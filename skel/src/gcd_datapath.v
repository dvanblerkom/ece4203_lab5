==> flow/design.v <==
module gcd_datapath #( parameter W = 16 )
( 
	input [W-1:0] operands_bits_A,
	input [W-1:0] operands_bits_B,
	output [W-1:0] result_bits_data,
	input clk, reset,
	input B_mux_sel, A_en, B_en,
	input [1:0] A_mux_sel,
	output B_zero,
	output A_lt_B
);
reg [W-1:0] A_reg;
reg [W-1:0] B_reg;
wire [W-1:0] A_next;
wire [W-1:0] B_next;
wire [W-1:0] sub_out;
assign A_next
	= A_mux_sel == 0 ? operands_bits_A
	: A_mux_sel == 1 ? B_reg
	: A_mux_sel == 2 ? sub_out
	: {W{1'bx}};
assign B_next
	= B_mux_sel == 0 ? operands_bits_B
	: B_mux_sel == 1 ? A_reg
	: {W{1'bx}};
assign sub_out = A_reg - B_reg;
assign B_zero = (B_reg == 0) ? 1'b1 : 1'b0;
assign A_lt_B = (A_reg < B_reg) ? 1'b1 : 1'b0;
assign result_bits_data = A_reg;
always @ (posedge clk or posedge reset) begin
	if(reset) begin
		A_reg <= 0;
		B_reg <= 0;
	end else begin
		if (A_en) A_reg <= A_next;
		if (B_en) B_reg <= B_next;
	end
end
endmodule
[From RTL to reports: gcd_datapath]
The steps from the RTL of gcd_datapath to its reports follow in flow order.
Lines are those of the file above, counted from 1.
Not given: -
Set-up
  design top: gcd_datapath
  clock input: clk
  cell library: sky130hd
  timing corner: tt_025C_1v80

[Elaborated design]
Yosys after proc, flatten, opt, wreduce and memory -nomap, before mapping. Memory bits, and registers merged into a memory's read port (data or address), are not among the register bits. Print and check cells are not counted. Equal cells are merged and count once.
Operators by class
  order comparisons: 1
  $add $sub $neg: 1
  multiplexer cells: 6
  reduce/logical cells: 2
  equality and inequality tests: 2
Operator list (number)
  two-way mux 16 bit: 4
  subtractor 16 bit: 1
  < comparator 16 bit: 1
  logical NOT 16 bit: 1
  == test 2 x 1 -> 1 bit with constant B: 1
  == test 2 bit with constant B: 1
  logical NOT 2 bit: 1
  two-way mux 1 bit: 2
Storage and ports
  bits in registers: 32
  word-level cells: 14
  bits of input ports: 39

[Longest topological paths]
Yosys ltp: most cells in a row. Word level: on the elaborated netlist, between registers, memories and ports. Mapped: between sequential cells and ports; inverters and the memories' decode and read muxes count.
Logic depth
  depth after elaboration: 4
  ABC_AREA: 0
  mapped depth: 9

[Synthesis result]
Source: synth_stat.txt of the flow (Yosys; design flattened, memories mapped). It holds for the ABC_AREA given above (unset counts as 0); a run with the other value may have another netlist.
Cells by type
  sky130_fd_sc_hd__dfrtp_1: number 32, area in all 800.768 um2
  sky130_fd_sc_hd__mux2i_1: number 34, area in all 340.326 um2
  sky130_fd_sc_hd__ha_1: number 16, area in all 200.192 um2
  sky130_fd_sc_hd__a21oi_1: number 30, area in all 150.144 um2
  sky130_fd_sc_hd__nor2_1: number 40, area in all 150.144 um2
  sky130_fd_sc_hd__inv_1: number 21, area in all 78.826 um2
  sky130_fd_sc_hd__nand2_1: number 20, area in all 75.072 um2
  sky130_fd_sc_hd__o21ai_0: number 11, area in all 55.053 um2
  sky130_fd_sc_hd__o21a_1: number 5, area in all 37.536 um2
  sky130_fd_sc_hd__a211o_1: number 4, area in all 35.034 um2
  sky130_fd_sc_hd__nand3_1: number 7, area in all 35.034 um2
  sky130_fd_sc_hd__xnor2_1: number 4, area in all 35.034 um2
  sky130_fd_sc_hd__mux2_2: number 3, area in all 33.782 um2
  sky130_fd_sc_hd__or3_1: number 5, area in all 31.28 um2
  sky130_fd_sc_hd__clkbuf_1: number 7, area in all 26.275 um2
  sky130_fd_sc_hd__o221ai_1: number 3, area in all 26.275 um2
  sky130_fd_sc_hd__xor2_1: number 3, area in all 26.275 um2
  sky130_fd_sc_hd__nor4_1: number 4, area in all 25.024 um2
Not listed: further types 32, cells in them 43.
Synthesis totals
  chip area (Yosys): 0.0025024 mm2
  flip-flops: 32
  buffer cells: 12
  sequential part of the area: 0.0008008 mm2
  standard cells after synthesis: 292

[Timing after synthesis]
Path of least setup slack by OpenSTA after synthesis, without wires, with an ideal clock, recovery checks aside; 20% of the period is set as input and as output delay. Where synthesis merged equal registers, the netlist keeps one of their names.
Path after synthesis
  path type: register to output
  start: register A_reg[0]
  end: output port A_lt_B
  launch time at the first pin: 0 ps
  required time: 1904 ps
  delay of the path: 1865 ps
  driving pins on the path: 9
  clock period: 2380 ps
  data arrival time: 1865 ps
  setup slack: 39 ps
  synthesis period reached: 2341 ps
"delay of the path" = arrival - input delay + setup time.
At an output port there is no setup time.
"driving pins on the path" counts driving pins, that of a launching flip-flop among them; a cell with two outputs on the path counts twice.
"synthesis period reached" = period - worst setup slack (recovery checks aside). The figure is calculated, with input and output delays left at 20% of the set period.
The rows between start and end are the longest chain of elaborated cells between them; the timing report does not say that the signal goes this way. Where chains are equally long, one stands for them.
Each line given opens the expression or statement behind the cell; cells for indexed reads and writes are added by Yosys, which also makes memories of some case tables.
Between the ends, after synthesis
  cells stage by stage: sky130_fd_sc_hd__dfrtp_1 > sky130_fd_sc_hd__inv_1 > sky130_fd_sc_hd__ha_1 > sky130_fd_sc_hd__fa_1 > sky130_fd_sc_hd__nor2b_1 > sky130_fd_sc_hd__o31ai_1 > sky130_fd_sc_hd__a21oi_1 > sky130_fd_sc_hd__a21oi_2 > sky130_fd_sc_hd__o21a_1
  length of the longest elaborated chain: 2
  elaborated cells between the ends (all ways): 2
  RTL lines with such cells: 1
RTL lines, path after synthesis
  start, declared: RTL line 12  | reg [W-1:0] A_reg;
  start, assigned: RTL line 32  | A_reg <= 0;
  start, assigned: RTL line 35  | if (A_en) A_reg <= A_next;
  < comparator 16 bit: RTL line 28  | assign A_lt_B = (A_reg < B_reg) ? 1'b1 : 1'b0;
  two-way mux 1 bit: RTL line 28
  end, declared: RTL line 10  | output A_lt_B

[Path in the finished layout]
Path of least setup slack in the final report of run A (OpenROAD, finished layout, wires in). Where an end is a register, its clock arrival counts in the times.
The path's times are printed in steps of 10 ps; the period is the one set.
Path after layout
  path type: register to output
  start: register B_reg[12]
  end: output port B_zero
  launch time at the first pin: 290 ps
  required time: 2860 ps
  driving pins on the path: 5
  setup slack: 560 ps
  data arrival time: 2290 ps
  clock period: 3570 ps
The rows between start and end are the longest chain of elaborated cells between them; the timing report does not say that the signal goes this way. Where chains are equally long, one stands for them.
Between the ends, after layout
  cells stage by stage: sky130_fd_sc_hd__dfrtp_1 > sky130_fd_sc_hd__buf_4 > sky130_fd_sc_hd__nor4_1 > sky130_fd_sc_hd__and4_1 > sky130_fd_sc_hd__clkdlybuf4s50_1
  length of the longest elaborated chain: 2
  elaborated cells between the ends (all ways): 2
  RTL lines with such cells: 1
RTL lines, path after layout
  start, declared: RTL line 13  | reg [W-1:0] B_reg;
  start, assigned: RTL line 33  | B_reg <= 0;
  start, assigned: RTL line 36  | if (B_en) B_reg <= B_next;
  logical NOT 16 bit: RTL line 27  | assign B_zero = (B_reg == 0) ? 1'b1 : 1'b0;
  two-way mux 1 bit: RTL line 27
  end, declared: RTL line 9  | output B_zero,

Subject: gcd_datapath on sky130hd, stored results

Hello all,

Measured results for gcd_datapath: 2 stored runs of the Yosys and OpenROAD flow on sky130hd. The settings differ; the order carries no meaning. The constraints put input and output delay at 20% of the set period each and load the outputs with 0.01 pF.
"achieved clock period" is the run's clock period less its worst setup slack. It is reckoned from that one timing run; input and output delays stay at 20% of the period that was set.
"worst setup path time" means the part of the period allowed to the worst setup path (the constraints hold back 20% at inputs and 20% at outputs) less its slack; where the path has registers, the arrival times of their clocks count too.
"worst setup path time" is known to 10 ps.
[run A] settings: period_ns=3.57, CORE_UTILIZATION=50, SETUP_SLACK_MARGIN=0.49, PLACE_DENSITY=0.39, CAP_MARGIN=15, MIN_ROUTING_LAYER=met2, CORE_MARGIN=2, SLEW_MARGIN=20
[run A] result: chip area after synthesis (Yosys) 0.0025024 mm2, die area 0.0055868 mm2, standard-cell area of the final layout 0.003397 mm2, worst setup slack after layout 563 ps, total negative slack 0 ps, achieved clock period 3007 ps, worst setup path time 2290 ps, worst setup path kind register to output
[run B] settings: period_ns=4.87, CAP_MARGIN=20, CORE_MARGIN=2, CORE_UTILIZATION=40, SLEW_MARGIN=20
[run B] result: chip area after synthesis (Yosys) 0.0025024 mm2, die area 0.0069048 mm2, standard-cell area of the final layout 0.0032056 mm2, worst setup slack after layout 1053 ps, total negative slack 0 ps, achieved clock period 3817 ps, worst setup path time 2840 ps, worst setup path kind register to output

Thanks
