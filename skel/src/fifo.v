==> flow/design.v <==
module fifo #(parameter WIDTH = 8, parameter LOGDEPTH = 3) (
    input clk,
    input reset,
    input enq_val,
    input [WIDTH-1:0] enq_data,
    output enq_rdy,
    output deq_val,
    output [WIDTH-1:0] deq_data,
    input deq_rdy
);
localparam DEPTH = (1 << LOGDEPTH);
reg [WIDTH-1:0] buffer [DEPTH-1:0];
reg [LOGDEPTH-1:0] rptr, wptr;
reg full, empty;
wire enq_fire;
wire deq_fire;
wire wptr_next, rptr_next;
assign enq_fire = enq_val & enq_rdy;
assign deq_fire = deq_val & deq_rdy;
assign wptr_next = wptr + 1;
assign rptr_next = rptr + 1;
assign enq_rdy = ~full;
assign deq_val = ~empty;
assign deq_data = buffer[rptr];
always @(posedge clk or posedge reset)
  begin
     if (reset) begin
	wptr <= 0;
	rptr <= 0;
	full <= 0;
	empty <= 1;
     end else begin
	if (enq_fire) begin
	   buffer[wptr] <= enq_data;
	   wptr <= wptr_next; 
	end
	if (deq_fire) begin
	   rptr <= rptr_next;
	end 
	if (~(enq_fire & deq_fire)) begin 
	   if (enq_fire) begin
	      full <= (wptr_next == rptr);
	      empty <= 0;
	   end
	   if (deq_fire) begin
	      full <= 0;
	      empty <= (wptr == rptr_next);
	   end
	end
     end
  end
endmodule
======== From RTL to reports: fifo ========
Tool output for the design above, in the order of the flow.
Line numbers count from 1 in the design file above.
Operators carry their Yosys type and port widths (W data, S select, Z words).
Library cell names are shortened.
The mark -- stands for no value.
set-up
  design top .............................. fifo
  clock port .............................. clk
  cell library ............................ sky130hd
  timing corner ........................... tt_025C_1v80

======== Word-level counts ========
Source: Yosys, flattened and elaborated. Widths are those after wreduce. Registers that Yosys merges into a memory's read port (data or address) are not register bits. Print and check cells do not count. Equal cells are merged and count once.
operators by class
  equality and inequality tests ........... 2
  reductions and logical operators ........ 6
  bitwise operators ....................... 7
  mux-type cells .......................... 5
  $add $sub $neg .......................... 2
operators with widths
  operator               number
  $pmux W8 S2            1
  $logic_not A3 Y1       2
  $reduce_and A3 Y1      2
  $not A1 Y1             4
  $mux W1                4
  $and A1 B1 Y1          3
  $add A1 B1 Y1 const B  2
  $eq A1 B1 Y1           2
  $reduce_and A2 Y1      1
  $reduce_bool A2 Y1     1
bit counts
  input bits .............................. 12
  output and inout bits ................... 10
  flip-flop bits (word level) ............. 20

======== Depth ========
Yosys ltp: most cells in a row. Word level: on the elaborated netlist, between registers, memories and ports. Mapped: between sequential cells and ports; inverters and the memories' decode and read muxes count.
logic depth
  word-level depth ........................ 5
  ABC_AREA ................................ 0
  mapped depth ............................ 4
  mapped depth without buffers ............ 3

======== Synthesis result ========
The flow's flattened synthesis, as Yosys stat reports it; memories are mapped. The netlist is that of the ABC_AREA named above (0 if unset); the other value can give another one.
The area totals of this step are shown rounded.
synthesis totals
  mapped flip-flops ....................... 20
  cell count .............................. 43
  mapped area ............................. 768 µm²
cell types
  cell      number  total area (µm²)
  edfxtp_1  16      480.461
  mux2_2    8       90.086
  dfrtp_1   3       75.072
  dfstp_2   1       26.275
  a21oi_1   4       20.019
  xnor2_1   2       17.517
  xor2_2    1       16.266
  buf_6     1       11.261
  inv_1     3       11.261
  nand2_1   2       7.507
  nor3b_1   1       7.507
  nor3_1    1       5.005

======== Path before layout ========
Path of least setup slack by OpenSTA after synthesis, without wires, with an ideal clock, recovery checks aside; 20% of the period is set as input and as output delay. Where synthesis merged equal registers, the netlist keeps one of their names.
timing path post-synthesis
  kind .................................... register -> register
  start point ............................. register full
  end point ............................... register buffer[1][0]
  launch time at the first pin ............ 0 ps
  period .................................. 1940 ps
  required time ........................... 1555 ps
  path slack .............................. 286 ps
  arrival time ............................ 1268 ps
  library setup time ...................... 385 ps
  delay of the path ....................... 1653 ps
  driving pins on the path ................ 4
  period reached after synthesis .......... 1654 ps
"delay of the path" = arrival - input delay + setup time.
"driving pins on the path": output pins that drive a net of the path, with the launching flip-flop's if there is one; two outputs of one cell count as two.
"period reached after synthesis" is the clock period less the worst setup slack; recovery checks do not enter. This is arithmetic on one report: input and output delays are still those of the set period (20% each).
The rows between start and end are the longest chain of elaborated cells between them; the timing report does not say that the signal goes this way. Where chains are equally long, one stands for them.
Each line given opens the expression or statement behind the cell; cells for indexed reads and writes are added by Yosys, which also makes memories of some case tables.
At most two assigning lines are given for a register; there are more.
on the way, post-synthesis
  cell sequence ........................... dfrtp_1 inv_1 nand2_1 nor3b_1
  cells in the longest elaborated chain ... 3
RTL lines, path post-synthesis
  what                RTL line  source
  start: declaration  14        reg full, empty;
  start: assignment   30        full <= 0;
  start: assignment   42        full <= (wptr_next == rptr);
  $not A1 Y1          22        assign enq_rdy = ~full;
  $and A1 B1 Y1       18        assign enq_fire = enq_val & enq_rdy;
  $reduce_and A3 Y1   --
  end: assignment     34        buffer[wptr] <= enq_data;
  end: declaration    12        reg [WIDTH-1:0] buffer [DEPTH-1:0];

======== Worst path after layout ========
From the final timing report of run 1: the path of least setup slack in the routed layout; clock arrival at registers is part of the times.
The report prints the path's times to 10 ps; the period is as set.
timing path after layout
  kind .................................... register -> output
  start point ............................. register rptr
  end point ............................... output port deq_data[5]
  period .................................. 1630 ps
  path slack .............................. 40 ps
  arrival time ............................ 1260 ps
  required time ........................... 1300 ps
  driving pins on the path ................ 4
  launch time at the first pin ............ 280 ps
  external output delay ................... 330 ps
The rows between start and end are the longest chain of elaborated cells between them; the timing report does not say that the signal goes this way. Where chains are equally long, one stands for them.
on the way, after layout
  cell sequence ........................... dfrtp_2 buf_4 mux2_2 buf_2
  cells in the longest elaborated chain ... 2
RTL lines, path after layout
  what               RTL line  source
  start: assignment  29        rptr <= 0;
  start: assignment  38        rptr <= rptr_next;
  $logic_not A3 Y1   24        assign deq_data = buffer[rptr];
  $pmux W8 S2        24
  end: declaration   8         output [WIDTH-1:0] deq_data,

Subject: flow runs of fifo

Hi,

Below are 2 stored runs of the flow (Yosys, OpenROAD; platform sky130hd) on fifo, each with its settings and what was measured, unordered. Constraints: input delay and output delay 20% of the set period each, output load 0.01 pF.
"reached clock period" means the clock period less the worst setup slack. The figure is calculated, with input and output delays left at 20% of the set period.
"worst path time" is the time allowed to the run's worst setup path (the clock period less input and output delay, where it has them) less its slack. Clock arrival times count: a late capture clock shortens it, a late launch clock lengthens it.
"total power after layout" rests on the timing tool's default activity at the inputs, not on a simulated workload.
"worst path time" is given in steps of 10 ps.
Values from the reports are rounded here.

---- run 1 ----
settings
  period_ns = 1.63
  CAP_MARGIN = 20
  CORE_MARGIN = 2
  CORE_UTILIZATION = 40
  SLEW_MARGIN = 20
results
  post-synthesis cell area ................ 768 µm²
  die outline area ........................ 2290 µm²
  standard-cell area of the final layout .. 1100 µm²
  post-layout utilization ................. 0.624
  lowest setup slack ...................... 40 ps
  sum of negative setup slack ............. 0 ps
  total power after layout ................ 1.62 mW
  reached clock period .................... 1590 ps
  worst path time ......................... 1260 ps
  worst path kind ......................... register -> output

---- run 2 ----
settings
  period_ns = 2.48
  CORE_UTILIZATION = 26
  PLACE_DENSITY_LB_ADDON = 0.19
  HOLD_SLACK_MARGIN = 0.09
  CELL_PAD_IN_SITES_GLOBAL_PLACEMENT = 2
  CELL_PAD_IN_SITES_DETAIL_PLACEMENT = 0
  TNS_END_PERCENT = 55
  MIN_ROUTING_LAYER = met1
  MAX_ROUTING_LAYER = met5
  CAP_MARGIN = 20
  CORE_MARGIN = 2
  SLEW_MARGIN = 20
results
  post-synthesis cell area ................ 768 µm²
  die outline area ........................ 3410 µm²
  standard-cell area of the final layout .. 1050 µm²
  post-layout utilization ................. 0.377
  lowest setup slack ...................... 170 ps
  sum of negative setup slack ............. 0 ps
  total power after layout ................ 0.986 mW
  reached clock period .................... 2310 ps
  worst path time ......................... 1810 ps
  worst path kind ......................... register -> output

Regards
